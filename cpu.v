==> flow/design.v <==
`timescale 1ns/10ps
module cpu(clk,reset,memdata,memread,memwrite,adr,writedata,groundconstant);
input		clk;
input		reset;
input           [7:0] memdata;	
input           groundconstant;
output		memread    ;	
output		memwrite   ;
output     	[7:0] adr;
output 		[7:0] writedata;
wire		memread;    
wire		memwrite  ;
wire    	[7:0] adr;
wire		[7:0] writedata;
wire 		zero,pcen,branch,memtoreg,regwrite,regdst,pcwrite,alusrca,iord;
wire 		[1:0] aluop,alusrcb,pcsource;
wire		[2:0] alucontrol;
wire    	[3:0] irwrite;
wire 		[31:0] instr;
PCcontroller P1(.pcwrite(pcwrite), .branch(branch), .zero(zero), .pcen(pcen));
alucontrol a1( .alucont(alucontrol), .aluop(aluop), .funct(instr[5:0])) ;
controller c1(.alusrca(alusrca), .alusrcb(alusrcb), .aluop(aluop), .branch(branch), .iord(iord), .irwrite(irwrite), 
                  .memread(memread), .memwrite(memwrite), .memtoreg(memtoreg), 
		  .pcwrite(pcwrite), .pcsource(pcsource), .regwrite(regwrite), .regdst(regdst),
                  .op(instr[31:26]), .clk(clk), .reset(reset)) ;
datapath d1(.adr(adr), .instr(instr[31:0]), .writedata(writedata), .zero(zero), 
                 .alucontrol(alucontrol), .alusrca(alusrca), .alusrcb(alusrcb), .iord(iord), .irwrite(irwrite), 
		.memdata(memdata), .memtoreg(memtoreg), .pcen(pcen), .pcsource(pcsource), .regdst(regdst), 
		.regwrite(regwrite), .clk(clk), .reset(reset), .groudconstant(groundconstant)) ;
endmodule
module PCcontroller(pcwrite,branch,zero,pcen);
	output pcen;
	input pcwrite,branch,zero;
	and an1(sel_1,branch,zero);
	or or1(pcen,pcwrite,sel_1);
endmodule
module alucontrol( alucont, aluop, funct ) ;
   input  [1:0] aluop   ;
   input  [5:0] funct   ;
   output [2:0] alucont ;
   reg    [2:0] alucont ;
   always @(*)
      case(aluop)
         2'b00: alucont <= 3'b010;   
         2'b01: alucont <= 3'b110;   
         default: case(funct)        
                     6'b100000: alucont <= 3'b010;  
                     6'b100010: alucont <= 3'b110;  
                     6'b100100: alucont <= 3'b000;  
                     6'b100101: alucont <= 3'b001;  
                     6'b101010: alucont <= 3'b111;  
                     default:   alucont <= 3'b101;  
                  endcase
      endcase
endmodule
module controller(alusrca, alusrcb, aluop, branch, iord, irwrite, 
                  memread, memwrite, memtoreg, 
		  pcwrite, pcsource, regwrite, regdst,
                  op, clk, reset) ;
   input  [5:0]   op         ;	 
   input          clk, reset ;
   output         alusrca    ;	 
   output [1:0]   alusrcb    ;	 
   output [1:0]   aluop      ;	 
   output         branch     ;	 
   output         iord       ;	 
   output [3:0]   irwrite    ;	 
   output         memread    ;	 
   output         memwrite   ;	 
   output         memtoreg   ;	 
   output         pcwrite    ;	 
   output [1:0]   pcsource   ;	 
   output         regwrite   ;	 
   output	  regdst     ;	 
   reg         alusrca    ;	 
   reg [1:0]   alusrcb    ;	 
   reg [1:0]   aluop      ;	 
   reg         branch     ;	 
   reg         iord       ;	 
   reg [3:0]   irwrite    ;	 
   reg         memread    ;	 
   reg         memwrite   ;	 
   reg         memtoreg   ;	 
   reg         pcwrite    ;	 
   reg [1:0]   pcsource   ;	 
   reg         regwrite   ;	 
   reg	       regdst     ;
   parameter      FETCH1  =  4'b0001;	 
   parameter      FETCH2  =  4'b0010;	 
   parameter      FETCH3  =  4'b0011;	 
   parameter      FETCH4  =  4'b0100;	 
   parameter      DECODE  =  4'b0101;    
   parameter      MEMADR  =  4'b0110;	 
   parameter      LBRD    =  4'b0111;	 
   parameter      LBWR    =  4'b1000;	 
   parameter      SBWR    =  4'b1001;	 
   parameter      RTYPEEX =  4'b1010;	 
   parameter      RTYPEWR =  4'b1011;	 
   parameter      BEQEX   =  4'b1100;	 
   parameter      JEX     =  4'b1101;	 
   parameter      LB      =  6'b100000;	 
   parameter      SB      =  6'b101000;  
   parameter      RTYPE   =  6'b000000;  
   parameter      BEQ     =  6'b000100;  
   parameter      J       =  6'b000010;  
   reg [3:0] state, nextstate;
   always @(posedge clk )
     if(reset) state <= FETCH1;
	else state<=nextstate;  
   always @(*)
   begin
	case(state)
	FETCH1: nextstate<=FETCH2;
	FETCH2: nextstate<=FETCH3;
	FETCH3: nextstate<=FETCH4;	
	FETCH4: nextstate<=DECODE;
	DECODE:case(op)
			LB:nextstate<=MEMADR;	
   			SB:nextstate<=MEMADR; 
      			RTYPE:nextstate<=RTYPEEX;          
      			BEQ:nextstate<=BEQEX;   
     			J:nextstate<=JEX;
			default:nextstate<=FETCH1;
		endcase
	MEMADR:
		case(op)
	    	LB:nextstate<=LBRD; 
		SB:nextstate<=SBWR; 
		default:nextstate<=FETCH1;
		endcase
	LBRD:nextstate<=LBWR;	
    	LBWR:nextstate<=FETCH1;	
     	SBWR:nextstate<=FETCH1;	
     	RTYPEEX:nextstate<=RTYPEWR;	
    	RTYPEWR:nextstate<=FETCH1;	
    	BEQEX:nextstate<=FETCH1;
     	JEX:nextstate<=FETCH1;
	default:nextstate<=FETCH1;
	endcase
   end
   always @(*)
   	begin
			begin
			alusrca<=0;
			alusrcb<=2'b00;	
			aluop<=2'b00;	   
			branch<=0;	     
			iord<=0;	
			irwrite<=4'b0000;	
			memread<=0; 
			memwrite<=0;   
			memtoreg<=0;    
			pcwrite<=0;	 
			pcsource<=2'b00;	 
			regwrite<=0;	
			regdst<=0;
			end
	case(state)
     		FETCH1:	         
			begin			
			alusrcb<=2'b01;	
			irwrite<=4'b0001;	
			memread<=1;     
			pcwrite<=1;	 
			end
     		FETCH2:  	 
			begin
			alusrcb<=2'b01;	
			irwrite<=4'b0010;	
			memread<=1;   
			pcwrite<=1;	 
			end
       		FETCH3:  	 
			begin
			alusrcb<=2'b01;	
			irwrite<=4'b0100;	
			memread<=1;      
			pcwrite<=1;	 
			end
     		FETCH4:  	 
			begin
			alusrcb<=2'b01;	
			irwrite<=4'b1000;	
			memread<=1;   
			pcwrite<=1;	 
			end
    		DECODE:     	 
			alusrcb<=2'b11;	
        	MEMADR:    	 
			begin
			alusrca<=1;
			alusrcb<=2'b10;	
			end
  		LBRD:     	 
			begin	     
			iord<=1;	
			memread<=1; 
			end
   		LBWR:     	 
			begin
			memtoreg<=1;  	 
			regwrite<=1;	
			end
      		SBWR:      	 
			begin	     
			iord<=1;	
			memwrite<=1;   
			end
     		RTYPEEX:  	 
			begin			
			alusrca<=1;	
			aluop<=2'b10;	 
			end
      		RTYPEWR:   	 
			begin	 
			regwrite<=1;	
			regdst<=1;
			end
		BEQEX:     	 
			begin
			alusrca<=1;	
			aluop<=2'b01;	   
			branch<=1;	 
			pcsource<=2'b01;	 
			end
     		JEX:       	 
			begin   
			pcwrite<=1;	 
			pcsource<=2'b10;	 
			end
		endcase
	end
endmodule
module enableffp(D,enable,Q,clk,reset);
	output [7:0] Q;
	input [7:0] D;
	input enable,clk,reset;
	reg [7:0] Q;
always @(posedge clk)
if(reset)
 Q<=0;	
else if(enable) 
	Q<=D;
else Q<=Q;
endmodule
module ffp(D,Q,clk,reset);
	output [7:0] Q;
	input [7:0] D;
	input clk,reset;
	reg [7:0] Q;
always @(posedge clk)
if (reset) Q<=0;
	else
	Q<=D;
endmodule
module alu (result, a, b, alucont) ;
   input  [7:0] a, b ;
   input  [2:0] alucont ;
   output [7:0] result ;
   reg    [7:0] result ;
   wire   [7:0] b2, sum, slt ;
   assign b2 = alucont[2] ? ~b:b ; 
   assign sum = a + b2 + alucont[2] ;
   assign slt = sum[7] ;
	always@(*)
      case(alucont[1:0])
         2'b00: result <= a & b ;
         2'b01: result <= a | b ;
         2'b10: result <= sum ;
         2'b11: result <= slt ;
      endcase
endmodule
module regfile (rd1, rd2, clk, regwrite, ra1, ra2, wa, wd,reset) ;
   input        clk,reset ;
   input        regwrite ;   
   input  [2:0] ra1 ;	     
   input  [2:0] ra2 ;	     
   input  [2:0] wa  ;  	     
   input  [7:0] wd  ;	     
   output [7:0]  rd1, rd2 ;  
   reg  [7:0] REGS [7:0];
   always @(posedge clk)
     if (reset) begin REGS[3] <= 0; REGS[2] <= 0;REGS[1] <= 0;REGS[0] <= 0;end
     else if (regwrite) REGS[wa] <= wd;	
   assign rd1 = ra1 ? REGS[ra1] : 0;    
   assign rd2 = ra2 ? REGS[ra2] : 0;    
endmodule
module datapath (adr, instr, writedata, zero, 
                 alucontrol, alusrca, alusrcb, iord, irwrite, memdata, 
		 memtoreg, pcen, pcsource, regdst, regwrite,
		 clk, reset,groudconstant ) ;
   input  [2:0]  alucontrol ;   
   input         alusrca    ;   
   input  [1:0]  alusrcb    ;   
   input 	 iord       ;   
   input  [3:0]  irwrite    ;   
   input  [7:0]  memdata    ;   
   input 	 memtoreg   ;   
   input         pcen       ;   
   input 	 regdst     ;   
   input 	 regwrite   ;   
   input  [1:0]  pcsource   ;   
   input         clk, reset ;  
   input         groudconstant;
   output [ 7:0] adr        ;   
   output [31:0] instr      ;   
   output [ 7:0] writedata  ;   
   output        zero       ;   
   wire   [2:0]  ra1, ra2, wa ;   
   wire   [7:0]  rd1, rd2, wd ;   
   wire   [7:0]  pc, nextpc   ;	  
   wire   [7:0]  data         ;   
   wire   [7:0]  a, srca, srcb, aluresult, aluout ;   
   wire   [7:0]  constx4      ;	  
	assign constx4={instr[5:0],2'b00};
 	assign ra1=instr[23:21];
	assign ra2=instr[18:16];
	enableffp f0(.D(memdata),.enable(irwrite[0]),.Q(instr[31:24]),.clk(clk), .reset(reset));
	enableffp f1(.D(memdata),.enable(irwrite[1]),.Q(instr[23:16]),.clk(clk), .reset(reset));
	enableffp f2(.D(memdata),.enable(irwrite[2]),.Q(instr[15:8]),.clk(clk), .reset(reset));
	enableffp f3(.D(memdata),.enable(irwrite[3]),.Q(instr[7:0]),.clk(clk), .reset(reset));
	enableffp ffppcen(.D(nextpc),.enable(pcen),.Q(pc),.clk(clk), .reset(reset));
	ffp fdata(.D(memdata),.Q(data),.clk(clk), .reset(reset));
	ffp fa(.D(rd1),.Q(a),.clk(clk), .reset(reset));
	ffp fwritedata(.D(rd2),.Q(writedata),.clk(clk), .reset(reset));
	ffp faluout(.D(aluresult),.Q(aluout),.clk(clk), .reset(reset));
	assign adr= iord ? aluout : pc;
	assign wa= regdst ? instr[13:11] : instr[18:16];
	assign wd= memtoreg ? data : aluout;
	assign srca= alusrca ? a : pc;
	assign srcb= alusrcb[1] ?  (alusrcb[0] ?  constx4:instr[7:0]):(alusrcb[0] ? {{7{groudconstant}},~{groudconstant}}:writedata);
	assign nextpc= pcsource[1] ? (pcsource[0] ?  {8{groudconstant}}:constx4):(pcsource[0] ?  aluout:aluresult);
	regfile reg1(.rd1(rd1),.rd2(rd2),.clk(clk),.regwrite(regwrite),.ra1(instr[23:21]),.ra2(instr[18:16]),.wa(wa),.wd(wd),.reset(reset));
   alu a1(.result(aluresult),.a(srca),.b(srcb),.alucont(alucontrol));
	assign zero=(aluresult==0);
endmodule
## Tool chain data of cpu

The steps from the RTL of cpu to its reports follow in flow order.
Lines are those of the file above, counted from 1.
Library cell names are shortened.
The mark n/a stands for no value.

| design | value |
|---|---|
| top module | cpu |
| clock | clk |
| library | sky130hd |
| corner | tt_025C_1v80 |

## Word level

Source: Yosys, flattened and elaborated, memories not mapped. Widths are those after wreduce. Registers that Yosys merges into a memory's read port (data or address) are not register bits. Print and check cells do not count. Equal cells are merged and count once.
Memory sizes are those after Yosys's memory passes, which may raise the word count (mostly to a power of two), join words into wider ones and drop unused or constant bits.

| bit counts | value |
|---|---|
| memory bits (read-only) | 0 |
| bits in writable memories | 64 |
| memories kept | 1 |
| bits in latches | 0 |
| register bits after elaboration | 58 |
| output and inout bits | 18 |
| cells after elaboration | 97 |

Memories:

| name | words | width | line | text |
|---|---|---|---|---|
| d1.reg1.REGS | 8 | 8 | 281 | `reg  [7:0] REGS [7:0];` |

| operators by class | value |
|---|---|
| add/subtract/negate cells | 2 |
| reduce/logical cells | 15 |
| div/mod/pow operators | 0 |
| shift-type cells | 0 |
| multipliers | 0 |
| multiplexer cells | 37 |
| bitwise operators | 8 |
| magnitude comparators | 0 |
| eq/ne operators | 26 |

Operators with widths:

| cell | number |
|---|---|
| two-way mux 8 bit | 12 |
| equality test 6 bit (second input constant) | 7 |
| case mux 8 bit (select 4 bit) | 1 |
| case mux 4 bit (select 8 bit) | 1 |
| case mux 4 bit (select 4 bit) | 2 |
| equality test 4 bit (second input constant) | 6 |
| equality test 4 x 3 -> 1 bit (second input constant) | 4 |
| case mux 3 bit (select 5 bit) | 1 |
| two-way mux 1 bit | 12 |
| OR reduction 2 bit | 5 |
| OR reduction 5 bit | 2 |
| two-way mux 3 bit | 3 |
| equality test 4 x 2 -> 1 bit (second input constant) | 2 |
| adder 8 x 1 -> 8 bit | 1 |
| adder 8 bit | 1 |
| AND 8 bit | 1 |
| OR 8 bit | 1 |
| NOT 8 bit | 1 |
| zero test 8 bit | 1 |
| case mux 4 bit (select 2 bit) | 1 |
| case mux 2 bit (select 2 bit) | 2 |
| nonzero test 3 bit | 2 |
| equality test 6 x 2 -> 1 bit (second input constant) | 1 |
| equality test 6 x 3 -> 1 bit (second input constant) | 1 |
| zero test 6 bit | 1 |
| case mux 3 bit (select 2 bit) | 1 |
| case mux 2 bit (select 3 bit) | 1 |
| equality test 2 x 1 -> 1 bit (second input constant) | 2 |

Other operator kinds: 8; their cells: 12.

## Logic depth

Yosys ltp: most cells in a row. Word level: on the elaborated netlist, between registers, memories and ports. Mapped: between sequential cells and ports; inverters and the memories' decode and read muxes count.

| logic depth | value |
|---|---|
| depth in word-level cells | 13 |
| ABC_AREA | 0 |
| depth in mapped cells | 17 |

## Netlist

Yosys stat after the flow's synthesis: flattened, memories mapped to cells. It holds for the ABC_AREA given above (unset counts as 0); a run with the other value may have another netlist.
Totals and module areas in this step are rounded.

| mapped netlist | value |
|---|---|
| chip area (Yosys) | 7,200 um2 |
| mapped flip-flops | 140 |
| area of sequential cells | 3,400 um2 |
| cells in the netlist | 626 |
| buffer cells | 36 |

Cells by type:

| type | number | area in all (um2) |
|---|---|---|
| edfxtp_1 | 64 | 1.92E+03 |
| dfxtp_1 | 76 | 1.52E+03 |
| mux4_2 | 34 | 765.734 |
| mux2i_1 | 63 | 630.605 |
| nor2_1 | 100 | 375.36 |
| mux2_2 | 13 | 146.39 |
| nand2_1 | 39 | 146.39 |
| nor2b_1 | 18 | 112.608 |
| inv_1 | 24 | 90.086 |
| clkbuf_1 | 21 | 78.826 |
| ha_1 | 6 | 75.072 |
| o21ai_0 | 14 | 70.067 |
| xnor2_1 | 7 | 61.309 |
| a21oi_1 | 9 | 45.043 |
| nand2b_1 | 6 | 37.536 |
| o211ai_1 | 5 | 37.536 |
| nor3_1 | 7 | 35.034 |
| o311ai_0 | 4 | 35.034 |

Not listed: further types 64, cells in them 116.
By module: a second synthesis without flattening, with its own total; a netlist apart from the flattened one above.

| unflattened totals | value |
|---|---|
| cell total of the unflattened synthesis | 598 |
| area total of the unflattened synthesis | 7,100 um2 |

Rows give one instance, submodules left out.

Modules:

| module | cells | area (um2) | sequential area (um2) | instances |
|---|---|---|---|---|
| regfile | 205 | 2,900 | 1,700 | 1 |
| enableffp | 26 | 290 | 160 | 5 |
| ffp | 16 | 210 | 160 | 4 |
| datapath | 61 | 740 | 0.0 | 1 |
| alu | 75 | 530 | 0.0 | 1 |
| controller | 53 | 510 | 260 | 1 |
| alucontrol | 9 | 78 | 0.0 | 1 |
| PCcontroller | 1 | 7.5 | 0.0 | 1 |
| cpu | 0 | 0.0 | 0.0 | 1 |

## Worst setup path after synthesis

Source: OpenSTA report_checks on the synthesized netlist (no wires, ideal clock, input and output delay 20% of the period each), path of least setup slack; recovery checks are left aside. Register names are those of the netlist, which keeps one name where synthesis merged equal registers.

| path post-synthesis | value |
|---|---|
| kind | in2reg |
| start | input groundconstant |
| end | register d1.ffppcen.Q[1] |
| setup time | 0.122 ns |
| external input delay | 1.268 ns |
| data required time | 6.218 ns |
| path delay | 3.540 ns |
| time at the first pin | 1.268 ns |
| clock period | 6.34 ns |
| path buffers | 3 |
| setup slack | 1.532 ns |
| driving pins on the path | 17 |
| arrival | 4.686 ns |
| synthesis period reached | 4.808 ns |

"path delay" = arrival - input delay + setup time.
"driving pins on the path": output pins that drive a net of the path, with the launching flip-flop's if there is one; two outputs of one cell count as two.
"synthesis period reached" = period - worst setup slack (recovery checks aside). The figure is calculated, with input and output delays left at 20% of the set period.
Between the ends stands the longest chain of elaborated cells between them, by number of cells; it is not shown to be the way that was timed. Of several equally long chains one is given.
A line is the first line of the expression or statement that the cell stems from. Yosys adds cells for indexed reads and writes and turns some case tables into memories.
A register here has more assigning lines than the two given.

| between the ends, post-synthesis | value |
|---|---|
| path through | clkbuf_1 -> inv_1 -> and3_1 -> buf_6 -> nor3_1 -> nor2_1 -> fa_1 -> a21o_1 -> a21oi_1 -> o21ai_0 -> xor2_1 -> a211oi_1 -> and4_1 -> nand3_2 -> o31a_1 -> buf_6 -> o311a_1 |
| length of the longest elaborated chain | 11 |
| elaborated cells between the ends (all ways) | 16 |
| RTL lines with such cells | 10 |
| classes of those cells | add/sub: 2; mux: 7; logic: 6; reduce/logical: 1 |

RTL lines, path post-synthesis:

| item | line | text |
|---|---|---|
| start: declaration | 6 | `input           groundconstant;` |
| NOT 1 bit | 331 | `assign srcb= alusrcb[1] ? (alusrcb[0] ? constx4:instr[7:0]):(alusrcb[0] ? {{7{groudconstant}},~{groudconstant} ...` |
| two-way mux 8 bit (2 in a row) | 331 |  |
| NOT 8 bit | 262 | `assign b2 = alucont[2] ? ~b:b ;` |
| two-way mux 8 bit | 262 |  |
| adder 8 bit | 263 | `assign sum = a + b2 + alucont[2] ;` |
| adder 8 x 1 -> 8 bit | 263 |  |
| case mux 8 bit (select 4 bit) | 266 | `case(alucont[1:0])` |
| zero test 8 bit | 335 | `assign zero=(aluresult==0);` |
| AND 1 bit | 34 | `and an1(sel_1,branch,zero);` |
| OR 1 bit | 35 | `or or1(pcen,pcwrite,sel_1);` |
| end: assignment | 241 | `Q<=0;` |
| end: assignment | 243 | `Q<=D;` |
| end: declaration | 235 | `output [7:0] Q;` |

## Timing after layout

From the final timing report of run 1: the path of least setup slack in the routed layout; clock arrival at registers is part of the times.

| path post-layout | value |
|---|---|
| kind | reg2reg |
| start | register c1.state |
| end | register d1.ffppcen.Q[0] |
| time at the first pin | 0.42 ns |
| driving pins on the path | 17 |
| clock period | 5.18 ns |
| setup time | 0.09 ns |
| setup slack | 1.05 ns |
| arrival | 4.46 ns |
| data required time | 5.51 ns |
| path buffers | 2 |

An end named without its bit number is one bit of that signal or, where synthesis recoded a state register, one of its new flip-flops.
Between the ends stands the longest chain of elaborated cells between them, by number of cells; it is not shown to be the way that was timed. Of several equally long chains one is given.
A register here has more assigning lines than the two given.

| between the ends, post-layout | value |
|---|---|
| path through | dfxtp_4 -> or4_4 -> a211oi_2 -> buf_4 -> o21ba_2 -> nor2_1 -> fa_2 -> a21o_1 -> a21oi_2 -> o21ai_0 -> xor2_1 -> a211oi_2 -> and4_1 -> nand3_2 -> o31a_1 -> buf_4 -> o31ai_2 |
| length of the longest elaborated chain | 13 |
| elaborated cells between the ends (all ways) | 42 |
| classes of those cells | add/sub: 2; eq/ne: 13; mux: 16; logic: 5; reduce/logical: 6 |

RTL lines, path post-layout:

| item | line | text |
|---|---|---|
| start: declaration | 106 | `reg [3:0] state, nextstate;` |
| start: assignment | 108 | `if(reset) state <= FETCH1;` |
| start: assignment | 109 | `else state<=nextstate;` |
| equality test 4 x 1 -> 1 bit | 158 | `case(state)` |
| OR reduction 4 bit | n/a |  |
| case mux 2 bit (select 3 bit) | 158 |  |
| two-way mux 8 bit (2 in a row) | 331 | `assign srcb= alusrcb[1] ? (alusrcb[0] ? constx4:instr[7:0]):(alusrcb[0] ? {{7{groudconstant}},~{groudconstant} ...` |
| NOT 8 bit | 262 | `assign b2 = alucont[2] ? ~b:b ;` |
| two-way mux 8 bit | 262 |  |
| adder 8 bit | 263 | `assign sum = a + b2 + alucont[2] ;` |
| adder 8 x 1 -> 8 bit | 263 |  |
| case mux 8 bit (select 4 bit) | 266 | `case(alucont[1:0])` |
| zero test 8 bit | 335 | `assign zero=(aluresult==0);` |
| AND 1 bit | 34 | `and an1(sel_1,branch,zero);` |
| OR 1 bit | 35 | `or or1(pcen,pcwrite,sel_1);` |
| end: assignment | 241 | `Q<=0;` |
| end: assignment | 243 | `Q<=D;` |
| end: declaration | 235 | `output [7:0] Q;` |

Stored flow runs of cpu (2 of them; Yosys, OpenROAD, sky130hd). They differ in their settings and are not a sequence. Constraints: input delay and output delay 20% of the set period each, output load 0.01 pF.
"period achieved" = clock period - worst setup slack. The figure is calculated, with input and output delays left at 20% of the set period.
"time of the worst setup path" is the time allowed to the run's worst setup path (the clock period less input and output delay, where it has them) less its slack. Clock arrival times count: a late capture clock shortens it, a late launch clock lengthens it.
"total power of the final layout": no workload was simulated; the value follows from the tool's default switching activity.
The measured numbers are rounded.
Among the settings, n/a means not set for that run.

| item | run 1 | run 2 |
|---|---|---|
| period_ns | 5.18 | 8.83 |
| SETUP_SLACK_MARGIN | 0.89 | n/a |
| CAP_MARGIN | 20 | 20 |
| CORE_MARGIN | 2 | 6 |
| CORE_UTILIZATION | 40 | 54 |
| SLEW_MARGIN | 20 | 20 |
| PLACE_DENSITY | n/a | 0.53 |
| CORE_ASPECT_RATIO | n/a | 1.45 |
| CELL_PAD_IN_SITES_DETAIL_PLACEMENT | n/a | 0 |
| GPL_TIMING_DRIVEN | n/a | 0 |
| GPL_ROUTABILITY_DRIVEN | n/a | 1 |
| CTS_CLUSTER_DIAMETER | n/a | 318 |
| MAX_ROUTING_LAYER | n/a | met5 |
| setup TNS (ns) | 0.000 | 0.000 |
| setup slack of the worst path (ns) | 1.0 | 3.1 |
| lowest hold slack (ns) | 0.49 | 0.47 |
| final utilization (%) | 48 | 64 |
| area of the standard cells in the finished layout (um2) | 8,400 | 8,200 |
| period achieved (ns) | 4.134 | 5.729 |
| time of the worst setup path (ns) | 4.13 | 3.96 |
| critical path kind | reg2reg | in2reg |
| overall die area (um2) | 19,000 | 16,000 |
| total power of the final layout (mW) | 3.2 | 1.8 |
| synthesized cell area (um2) | 7,200 | 7,200 |
